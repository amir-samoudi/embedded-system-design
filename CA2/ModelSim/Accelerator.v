==> flow/design.v <==
`timescale 1ns/1ns
module Accelerator #(
    parameter dataWidth = 8,
    parameter addrWidth = 12
)(
    input clk, rst,
    input cs,
    input readmem,
    input writemem,
    input [addrWidth-1:0] address,
    input [dataWidth-1:0] dataIn,
    output [dataWidth-1:0] dataOut,
    output reg memDataReady,
    output interrupt
);
    reg [dataWidth-1:0] n_reg;
    reg int_en;
    reg done;
    reg start;
    wire done_acc;
    wire [31:0] fn;
    factorial #(.N_WIDTH(8),
				.FN_WIDTH(32))
		FACT (	.clk(clk),
				.rst(rst),
				.start(start),
				.done(done_acc),
				.n(n_reg),
				.fn(fn) 
    );
    always @(cs, readmem, writemem, address) begin
        if (cs && (readmem || writemem)) begin
            memDataReady = 1'b0;
            #(5) memDataReady <= 1'b1;
            #(25) memDataReady <= 1'b0;
        end else begin
            memDataReady = 1'b0;
        end
    end
    always @(posedge clk, posedge rst) begin
        if (rst) begin
            n_reg <= 0;
            int_en <= 0;
        end
        else begin
            if (cs && writemem) begin
                if (address == 0)
                    n_reg <= dataIn;
                else if (address == 6)
                    int_en <= dataIn[0];
            end
        end 
    end
    always @(posedge clk, posedge rst) begin
        if (rst) begin
            done <= 0;
        end
        else begin
            if (done_acc)
                done <= 1;
            else if (cs && writemem &&(address == 7))
                done <= 0;   
        end
    end
    assign start = (cs && writemem && (address == 5)) ? 1 : 0;
    assign interrupt = (done && int_en) ? 1 : 0;
    wire [dataWidth-1:0] dataOut_mux;
    assign dataOut_mux = (address == 1) ? fn[7:0] :
                         (address == 2) ? fn[15:8] :
                         (address == 3) ? fn[23:16] :
                         (address == 4) ? fn[31:24] :
                         (address == 7) ? {7'b0, done} : {(dataWidth){1'bz}};
    assign dataOut = (cs && readmem) ? dataOut_mux : {(dataWidth){1'bz}};
endmodule
module factorial ( clk, rst, start, done, n, fn);
	parameter N_WIDTH = 8;
	parameter FN_WIDTH = 32;
	input		clk;
	input		rst;
	input		start;
	output reg 	done;
	input  [N_WIDTH - 1:0]		n;
	output [FN_WIDTH - 1: 0 ]	fn;
	wire [N_WIDTH - 1:0] a_in, a_reg, a_min1;
	wire [FN_WIDTH - 1:0] p_in, p_reg, aXp;
	reg sel_a, sel_p, ld_a, ld_p, ld_fn;
	wire a_1;
	reg [2:0] ps, ns;	 
	assign a_in = sel_a ? n : a_min1;
	assign p_in = sel_p ? 1 : aXp;
	register #(.WIDTH(N_WIDTH))
		REG_A (	.clk(clk),
				.rst(rst),
				.ld(ld_a),
				.datain(a_in),
				.dataout(a_reg) );
	register #(.WIDTH(FN_WIDTH))
		REG_P (	.clk(clk),
				.rst(rst),
				.ld(ld_p),
				.datain(p_in),
				.dataout(p_reg) );
	assign a_min1 = a_reg - 1;
	assign a_1 = (a_reg == 1) ? 1 : 0;
	multiplier #(.I_WIDTH(N_WIDTH),
				 .O_WIDTH(FN_WIDTH))
		MUL_AXP (.datain1(a_reg),
				 .datain2(p_reg),
				 .dataout(aXp) );
	register #(.WIDTH(FN_WIDTH))
		REG_FN(	.clk(clk),
				.rst(rst),
				.ld(ld_fn),
				.datain(p_reg),
				.dataout(fn) );
	always @(posedge clk ) begin
		if( rst )
			ps <= 0;
		else
			ps <= ns;
	end
	always @( ps, start, a_1 ) begin
		ns <= 0;
		case ( ps )
			0 : begin
				if( start )
					ns <= 1;
				else
					ns <= 0;
			end
			1 : begin
				ns <= 2;
			end
			2 : begin
				if( a_1 )
					ns <= 3;
				else
					ns <= 2;
			end
			3 : begin
				ns <= 4;
			end
			4 : begin
				ns <= 0;
			end
		endcase
	end
	always @( ps ) begin
		done <= 0;
		sel_a <= 0;
		sel_p <= 0;
		ld_a <= 0;
		ld_p <= 0;
		ld_fn <= 0;
		case ( ps )
			0 : begin
			end
			1 : begin
				sel_a <= 1;
				sel_p <= 1;
				ld_a <= 1;
				ld_p <= 1;
			end
			2 : begin
				ld_a <= 1;
				ld_p <= 1;
			end
			3 : begin
				ld_fn <= 1;
			end
			4 : begin
				done <= 1;
			end
		endcase
	end
endmodule
module multiplier ( datain1, datain2, dataout);
	parameter I_WIDTH = 8;
	parameter O_WIDTH = 32;
	input  [I_WIDTH - 1:0] datain1;
	input  [O_WIDTH - 1:0] datain2;
	output [O_WIDTH - 1:0] dataout;
	wire [O_WIDTH + I_WIDTH - 1:0] mul;
	assign mul = datain1 * datain2;
	assign dataout = mul[O_WIDTH-1:0];
endmodule
module register ( clk, rst, ld, datain, dataout);
	parameter WIDTH = 8;
	input	clk;
	input	rst;
	input	ld;
	input		[WIDTH - 1:0] datain;
	output reg 	[WIDTH - 1:0] dataout;
	always @(posedge clk ) begin
		if( rst )
			dataout <= 0;
		else if( ld )
			dataout <= datain;
	end
endmodule
* Tool chain data of Accelerator
The steps from the RTL of Accelerator to its reports follow in flow order.
Line numbers count from 1 in the design file above.
Operators carry their Yosys type and port widths (W data, S select, Z words).
Library cell names are shortened.
The mark n/a stands for no value.
- Top :: Accelerator
- Clock port :: clk
- Library :: sky130hd
- Corner :: tt_025C_1v80

* Elaborated design
Counts by Yosys on the flattened word-level netlist (proc, flatten, opt, wreduce; memories kept). Register bits leave out memories and registers merged into their read ports (data or address). Print and check cells are left out. Cells with the same type and inputs are merged into one.
- Cells after elaboration :: 53
- Bits of input ports :: 25
- Output and inout port bits :: 10
- Bits in registers :: 85
- Bitwise gates (word level) :: 1
- Multipliers :: 1
- Add/sub/neg operators :: 1
- Equal/unequal tests :: 12
- Multiplexer cells :: 20
- Reductions and logical operators :: 11
** Operators by type and width (count)
- $mul A8 B32 Y32 :: 1
- $mux W8 :: 7
- $eq A12 B3 Y1 const B :: 4
- $mux W32 :: 1
- $eq A12 B2 Y1 const B :: 2
- $eq A12 B1 Y1 const B :: 1
- $logic_not A12 Y1 :: 1
- $pmux W3 S4 :: 1
- $mux W1 :: 11
- $sub A8 B1 Y8 const B :: 1
- $eq A8 B1 Y1 const B :: 1
- $eq A3 B2 Y1 const B :: 2
- $logic_and A1 B1 Y1 :: 5
- $eq A3 B1 Y1 const B :: 1
- $eq A3 B3 Y1 const B :: 1
- $logic_not A3 Y1 :: 1
- $reduce_and A3 Y1 :: 1
- $reduce_and A2 Y1 :: 1
- $reduce_bool A2 Y1 :: 1
- $reduce_or A2 Y1 :: 1
- $not A1 Y1 :: 1

* Longest topological paths
Longest topological path by Yosys (ltp), each cell counted once; first at word level (registers and memories cut), then after technology mapping (sequential cells cut; the memories' decode and read muxes count).
- Depth in word-level cells :: 7
- ABC_AREA :: 0
- Depth in mapped cells :: 20
- Depth with buffers taken out :: 18

* After synthesis
Source: synth_stat.txt of the flow (Yosys; design flattened, memories mapped). It holds for the ABC_AREA given above (unset counts as 0); a run with the other value may have another netlist.
Totals and module areas in this step are rounded.
- Flip-flop cells :: 87
- Sequential part of the area :: 1790 µm²
- Mapped cells :: 1130
- Buffer cells :: 61
- Mapped area :: 10200 µm²
** Cell types
- fa_1 :: count 156, area in all 3.12E+03 µm²
- dfxtp_1 :: count 77, area in all 1.54E+03 µm²
- and2_1 :: count 176, area in all 1.1E+03 µm²
- ha_1 :: count 42, area in all 525.504 µm²
- inv_1 :: count 137, area in all 514.243 µm²
- mux2i_1 :: count 51, area in all 510.49 µm²
- nor2_1 :: count 97, area in all 364.099 µm²
- nand2_1 :: count 79, area in all 296.534 µm²
- xnor2_1 :: count 30, area in all 262.752 µm²
- dfrtp_1 :: count 10, area in all 250.24 µm²
- a21oi_1 :: count 48, area in all 240.23 µm²
- clkbuf_1 :: count 50, area in all 187.68 µm²
- xor2_1 :: count 12, area in all 105.101 µm²
- mux2_1 :: count 9, area in all 101.347 µm²
- o21ai_0 :: count 18, area in all 90.086 µm²
- nand3_1 :: count 17, area in all 85.082 µm²
- a211oi_1 :: count 10, area in all 75.072 µm²
- nor3_1 :: count 12, area in all 60.058 µm²
Not listed: further types 50, cells in them 99.
The figures by module come from a second, unflattened synthesis with its own total; it is not the netlist above.
- Cell total of the unflattened synthesis :: 1138
- Area total of the unflattened synthesis :: 10500 µm²
Each row is one instance without its submodules.
** By module
- multiplier :: area 6510 µm², sequential area 0.0 µm², times used 1, cells 730
- register #(WIDTH=32) :: area 1160 µm², sequential area 641 µm², times used 2, cells 103
- Accelerator :: area 781 µm², sequential area 250 µm², times used 1, cells 84
- factorial :: area 609 µm², sequential area 100 µm², times used 1, cells 92
- register #(WIDTH=8) :: area 285 µm², sequential area 160 µm², times used 1, cells 26

* Worst setup path after synthesis
OpenSTA on the mapped netlist: ideal clock, no wires. The path of least setup slack (recovery checks aside). Input and output delay are each 20% of the period. Register names are those of the netlist, which keeps one name where synthesis merged equal registers.
- Path type :: reg-to-reg
- Start :: register FACT.REG_A.dataout[2]
- End :: register FACT.REG_P.dataout[31]
- Stages :: 20
- Buffers on the path :: 3
- Delay of the path :: 5.170 ns
- Data required time :: 4.891 ns
- Clock period :: 4.97 ns
- Setup slack :: -0.200 ns
- Launch time at the first pin :: 0.000 ns
- Data arrival time :: 5.091 ns
- Setup time :: 0.079 ns
- Synthesis period reached :: 5.17 ns
"delay of the path" is the arrival time less input delay plus setup time.
"stages" counts driving pins, that of a launching flip-flop among them; a cell with two outputs on the path counts twice.
"synthesis period reached" = period - worst setup slack (recovery checks aside). The figure is calculated, with input and output delays left at 20% of the set period.
The rows between start and end are the longest chain of elaborated cells between them; the timing report does not say that the signal goes this way. Where chains are equally long, one stands for them.
Each line given opens the expression or statement behind the cell; cells for indexed reads and writes are added by Yosys, which also makes memories of some case tables.
- Cell sequence :: dfxtp_1 clkbuf_1 clkbuf_1 clkbuf_1 and2_1 fa_1 fa_1 fa_1 inv_1 fa_1 inv_1 ha_1 a21oi_1 nor2b_2 a222oi_1 a21bo_2 a221o_1 a221oi_2 xnor2_1 a211oi_2
- Cells in the longest elaborated chain :: 2
- Elaborated cells on any way between the ends :: 2
- Source lines of those cells :: 2
- Those cells by class :: mul: 1; mux: 1
** Ends and longest elaborated chain, after synthesis
- start: declaration :: RTL line 193 : output reg [WIDTH - 1:0] dataout;
- start: assignment :: RTL line 196 : dataout <= 0;
- start: assignment :: RTL line 198 : dataout <= datain;
- $mul A8 B32 Y32 :: RTL line 184 : assign mul = datain1 * datain2;
- $mux W32 :: RTL line 90 : assign p_in = sel_p ? 1 : aXp;
- end: assignment :: RTL line 196
- end: assignment :: RTL line 198
- end: declaration :: RTL line 193

* Path in the finished layout
From the final timing report of record 2: the path of least setup slack in the routed layout; clock arrival at registers is part of the times.
- Path type :: reg-to-reg
- Start :: register FACT.REG_A.dataout[7]
- End :: register FACT.REG_P.dataout[31]
- Clock period :: 5.22 ns
- Buffers on the path :: 1
- Setup slack :: 0.15 ns
- Data required time :: 5.44 ns
- Setup time :: 0.14 ns
- Launch time at the first pin :: 0.36 ns
- Data arrival time :: 5.29 ns
- Stages :: 16
The rows between start and end are the longest chain of elaborated cells between them; the timing report does not say that the signal goes this way. Where chains are equally long, one stands for them.
- Cell sequence :: dfxtp_4 buf_12 and2_4 fa_1 fa_1 fa_1 fa_1 ha_4 a21o_4 a31o_4 a222oi_1 a21bo_2 a221o_1 a221oi_2 xnor2_1 a211oi_2
- Cells in the longest elaborated chain :: 2
- Elaborated cells on any way between the ends :: 2
- Source lines of those cells :: 2
- Those cells by class :: mul: 1; mux: 1
** Ends and longest elaborated chain, post-layout
- start: declaration :: RTL line 193 : output reg [WIDTH - 1:0] dataout;
- start: assignment :: RTL line 196 : dataout <= 0;
- start: assignment :: RTL line 198 : dataout <= datain;
- $mul A8 B32 Y32 :: RTL line 184 : assign mul = datain1 * datain2;
- $mux W32 :: RTL line 90 : assign p_in = sel_p ? 1 : aXp;
- end: assignment :: RTL line 196
- end: assignment :: RTL line 198
- end: declaration :: RTL line 193

Memo
Re: implementation data of Accelerator

2 stored runs of Accelerator in the flow (synthesis by Yosys, layout by OpenROAD, sky130hd cells), in arbitrary order. Constraints: input delay and output delay 20% of the set period each, output load 0.01 pF.
"achieved clock period": clock period set for the run, less the worst setup slack. It is reckoned from that one timing run; input and output delays stay at 20% of the period that was set.
"time of the worst setup path" is the time allowed to the run's worst setup path (the clock period less input and output delay, where it has them) less its slack. Clock arrival times count: a late capture clock shortens it, a late launch clock lengthens it.
Results are given in rounded form.

** Record 1
- Settings :: period_ns=7.81; CORE_UTILIZATION=66; SETUP_SLACK_MARGIN=1.17; PLACE_DENSITY=0.82; CORE_ASPECT_RATIO=1.42; CORE_MARGIN=5; CELL_PAD_IN_SITES_GLOBAL_PLACEMENT=2; CAP_MARGIN=20; SLEW_MARGIN=15
- Outcome :: unfinished; error GPL-0301 in placement

** Record 2
- Settings :: period_ns=5.22; SETUP_SLACK_MARGIN=0.12; CAP_MARGIN=20; CORE_MARGIN=2; CORE_UTILIZATION=40; SLEW_MARGIN=20
- Post-layout utilization :: 47.7 %
- Summed negative setup slack :: 0.000 ns
- Lowest setup slack :: 0.153 ns
- Time of the worst setup path :: 5.07 ns
- Worst setup path type :: reg-to-reg
- Cell area after synthesis :: 10200 µm²
- Achieved clock period :: 5.067 ns
- Area of the die :: 26800 µm²
- Standard-cell area after routing :: 12000 µm²
